==> flow/design.v <==
`timescale 1ns / 1ps
module cache(
	input clk,
	input rst,
	input [17:0] addr,
	input [15:0] write_value,
	input wr_ctrl,
	output wire [15:0] feedback,
	output wire present,
	output wire dirty,
	output reg [17:0] wb_addr,
	output reg [15:0] wb_value,
	output reg wb_need
);
	reg [15:0] cache [9:0];
	reg [17:0] caddr [9:0];
	reg [9:0] fpre = 0;
	reg [9:0] fdir;
	assign hash_addr = { addr[14], addr[8:0] };
	always @(posedge clk) begin
		if (wr_ctrl) begin
			cache[hash_addr] <= write_value;
			if (!fpre[hash_addr] || addr != caddr[hash_addr]) begin
				wb_need <= fpre[hash_addr] && fdir[hash_addr];
				wb_addr <= caddr[hash_addr];
				wb_value <= cache[hash_addr];
				caddr[hash_addr] <= addr;
				fpre[hash_addr] <= 1'b1;
				fdir[hash_addr] <= 1'b0;
			end 
			else begin
				fdir[hash_addr] <= 1'b1;
			end
		end
	end
	assign present = addr == caddr[hash_addr] && fpre[hash_addr];
	assign dirty = fdir[hash_addr];
	assign feedback = cache[hash_addr];
endmodule
### Tool chain data of cache

Tool output for the design above, in the order of the flow.
Line numbers count from 1 in the design file above.
Library cell names are shortened.
A cell with n/a has no value.

| set-up | value |
|---|---|
| design top | cache |
| clock port | clk |
| cell library | sky130hd |
| library corner | tt_025C_1v80 |

### Word-level counts

Source: Yosys, flattened and elaborated, memories not mapped. Widths are those after wreduce. Registers that Yosys merges into a memory's read port (data or address) are not register bits. Print and check cells do not count. Equal cells are merged and count once.
Yosys's memory passes give these memory sizes; they may raise the number of words (mostly to a power of two), join words into wider ones and drop unused or constant bits.

| cells by class | value |
|---|---|
| bitwise gates (word level) | 6 |
| equality and inequality tests | 2 |
| multiplexer cells | 10 |
| shifts and indexed selects | 4 |
| reductions and logical operators | 5 |
| add/subtract/negate cells | 1 |

Operator list:

| kind | count |
|---|---|
| 2-to-1 mux 18 bit | 2 |
| OR 10 bit | 3 |
| variable shift 1 x 2 -> 10 bit (first input constant) | 2 |
| indexed select 10 x 1 -> 1 bit | 2 |
| AND 10 bit | 2 |
| == test 18 bit | 1 |
| inequality test 18 bit | 1 |
| 2-to-1 mux 16 bit | 1 |
| 2-to-1 mux 4 bit | 3 |
| NOT 10 bit | 1 |
| 2-to-1 mux 10 bit | 1 |
| 2-to-1 mux 1 bit | 3 |
| logical AND 1 bit | 2 |
| negation 1 -> 2 bit | 1 |
| AND reduction 2 bit | 1 |
| logical OR 1 bit | 1 |
| zero test 1 bit | 1 |

| storage and ports | value |
|---|---|
| bits in writable memories | 340 |
| memories | 2 |
| word-level cells | 35 |
| bits in registers | 55 |
| input bits | 37 |
| output and inout bits | 53 |

Memory list:

| memory | words | width | rd ports | wr ports | RTL line | source |
|---|---|---|---|---|---|---|
| caddr | 10 | 18 | 1 | 1 | 16 | `reg [17:0] caddr [9:0];` |
| cache | 10 | 16 | 1 | 1 | 15 | `reg [15:0] cache [9:0];` |

### Depth

Yosys ltp: most cells in a row. Word level: on the elaborated netlist, between registers, memories and ports. Mapped: between sequential cells and ports; inverters and the memories' decode and read muxes count.

| depth | value |
|---|---|
| depth after elaboration | 6 |
| ABC_AREA | 0 |
| depth in mapped cells | 7 |
| mapped depth without buffers | 5 |

### Synthesis result

Yosys stat after the flow's synthesis: flattened, memories mapped to cells. It holds for the ABC_AREA given above (unset counts as 0); a run with the other value may have another netlist.
The area totals of this step are shown rounded.

| mapped netlist | value |
|---|---|
| flip-flop cells | 107 |
| mapped cells | 183 |
| buffers | 5 |
| sequential area | 3210 µm² |
| cell area after synthesis | 3940 µm² |

Cell types:

| cell type | count | area in all (µm²) |
|---|---|---|
| edfxtp_1 | 107 | 3.21E+03 |
| mux2_2 | 32 | 360.346 |
| xor2_1 | 13 | 113.859 |
| mux2_4 | 4 | 60.058 |
| xnor2_1 | 4 | 35.034 |
| a21boi_0 | 3 | 22.522 |
| and2_1 | 3 | 18.768 |
| nor4_1 | 3 | 18.768 |
| buf_8 | 1 | 15.014 |
| nor2b_1 | 2 | 12.512 |
| buf_6 | 1 | 11.261 |
| nor3_2 | 1 | 10.01 |
| a32oi_1 | 1 | 8.758 |
| buf_1 | 2 | 7.507 |
| and3_1 | 1 | 6.256 |
| nand2b_1 | 1 | 6.256 |
| nand4_1 | 1 | 6.256 |
| or2_2 | 1 | 6.256 |

Other cell types: 2; their cells: 2.

### Worst setup path after synthesis

Path of least setup slack by OpenSTA after synthesis, without wires, with an ideal clock, recovery checks aside; 20% of the period is set as input and as output delay. Where synthesis merged equal registers, the netlist keeps one of their names.

| timing path post-synthesis | value |
|---|---|
| path kind | input to register |
| start point | input port addr[0] |
| end point | register fpre[0] |
| path buffers | 2 |
| clock period | 8440 ps |
| library setup time | 488 ps |
| input delay | 1688 ps |
| slack | 2611 ps |
| launch time at the first pin | 1688 ps |
| delay of the path | 4140 ps |
| data required time | 7952 ps |
| data arrival time | 5340 ps |
| driving pins on the path | 7 |
| synthesis period reached | 5829 ps |

"delay of the path" = arrival - input delay + setup time.
"driving pins on the path" counts driving pins, that of a launching flip-flop among them; a cell with two outputs on the path counts twice.
"synthesis period reached" = period - worst setup slack (recovery checks aside). The figure is calculated, with input and output delays left at 20% of the set period.
Between the ends stands the longest chain of elaborated cells between them, by number of cells; it is not shown to be the way that was timed. Of several equally long chains one is given.
Each line given opens the expression or statement behind the cell; cells for indexed reads and writes are added by Yosys, which also makes memories of some case tables.
The path ends at the enable pin of a flip-flop; only ways to that pin are counted.

| on the way, post-synthesis | value |
|---|---|
| path through | buf_6 > buf_8 > mux2_2 > xor2_1 > nor4_1 > and3_1 > a21boi_0 |
| length of the longest elaborated chain | 4 |
| elaborated cells between the ends (all ways) | 6 |
| classes of those cells | eq/ne (1); shift (1); reduce/logical (3); memory (1) |

Ends and longest elaborated chain, post-synthesis:

| what | RTL line | source |
|---|---|---|
| start, declared | 5 | `input [17:0] addr,` |
| indexed select 10 x 1 -> 1 bit | 23 | `if (!fpre[hash_addr] \|\| addr != caddr[hash_addr]) begin` |
| zero test 1 bit | 23 |  |
| logical OR 1 bit | 23 |  |
| AND reduction 2 bit | n/a |  |
| end, assigned | 28 | `fpre[hash_addr] <= 1'b1;` |
| end, declared | 17 | `reg [9:0] fpre = 0;` |

### Timing after layout

From the final timing report of job 1: the path of least setup slack in the routed layout; clock arrival at registers is part of the times.
The report prints the path's times to 10 ps; the period is as set.

| timing path after layout | value |
|---|---|
| path kind | input to output |
| start point | input port addr[0] |
| end point | output port present |
| input delay | 970 ps |
| slack | 300 ps |
| data required time | 3900 ps |
| launch time at the first pin | 970 ps |
| external output delay | 970 ps |
| data arrival time | 3590 ps |
| path buffers | 3 |
| driving pins on the path | 7 |
| clock period | 4870 ps |

Between the ends stands the longest chain of elaborated cells between them, by number of cells; it is not shown to be the way that was timed. Of several equally long chains one is given.
A memory read counts as a cell of the chain, while the word-level depth stops at memories.

| on the way, after layout | value |
|---|---|
| path through | buf_2 > buf_4 > mux2_2 > xor2_1 > nor3_2 > and2_1 > clkdlybuf4s50_1 |
| length of the longest elaborated chain | 3 |
| elaborated cells between the ends (all ways) | 4 |
| classes of those cells | eq/ne (1); shift (1); reduce/logical (1); memory (1) |

Ends and longest elaborated chain, after layout:

| what | RTL line | source |
|---|---|---|
| start, declared | 5 | `input [17:0] addr,` |
| memory read (10 x 18 bit) | 16 | `reg [17:0] caddr [9:0];` |
| == test 18 bit | 36 | `assign present = addr == caddr[hash_addr] && fpre[hash_addr];` |
| logical AND 1 bit | 36 |  |
| end, declared | 9 | `output wire present,` |

2 stored runs of cache in the flow (synthesis by Yosys, layout by OpenROAD, sky130hd cells), in arbitrary order. Constraints: input delay and output delay 20% of the set period each, output load 0.01 pF.
"period achieved": clock period set for the run, less the worst setup slack. It is reckoned from that one timing run; input and output delays stay at 20% of the period that was set.
"time on the worst setup path" = time allowed to the worst setup path (clock period - input delay - output delay, where it has them) - its slack; a late launch clock adds to it, a late capture clock takes from it.
"total power of the final layout" rests on the timing tool's default activity at the inputs, not on a simulated workload.
"time on the worst setup path" is given in steps of 10 ps.
Results are given in rounded form.

#### Job 1

| setting | value |
|---|---|
| period_ns | `4.87` |
| CAP_MARGIN | `20` |
| CORE_MARGIN | `2` |
| CORE_UTILIZATION | `40` |
| SLEW_MARGIN | `20` |

| result | value |
|---|---|
| total negative slack on setup checks | 0 ps |
| standard-cell area of the final layout | 5190 µm² |
| period achieved | 4568 ps |
| worst setup slack after layout | 302 ps |
| total die area | 10700 µm² |
| post-route worst hold slack | 574 ps |
| utilization after layout | 53.6 % |
| time on the worst setup path | 2620 ps |
| worst setup path type | input to output |
| mapped cell area after synthesis | 3940 µm² |
| total power of the final layout | 1820 µW |

#### Job 2

| setting | value |
|---|---|
| period_ns | `10.3` |
| CORE_UTILIZATION | `45` |
| SETUP_SLACK_MARGIN | `1.31` |
| PLACE_DENSITY_LB_ADDON | `0.0` |
| CORE_ASPECT_RATIO | `0.59` |
| CORE_MARGIN | `9` |
| CELL_PAD_IN_SITES_GLOBAL_PLACEMENT | `3` |
| GPL_ROUTABILITY_DRIVEN | `1` |
| CTS_CLUSTER_SIZE | `57` |
| CAP_MARGIN | `5` |
| SLEW_MARGIN | `40` |

| result | value |
|---|---|
| total negative slack on setup checks | 0 ps |
| standard-cell area of the final layout | 5330 µm² |
| period achieved | 6909 ps |
| worst setup slack after layout | 3390 ps |
| total die area | 12600 µm² |
| post-route worst hold slack | 569 ps |
| utilization after layout | 64.6 % |
| time on the worst setup path | 2790 ps |
| worst setup path type | input to output |
| mapped cell area after synthesis | 3940 µm² |
| total power of the final layout | 1000 µW |
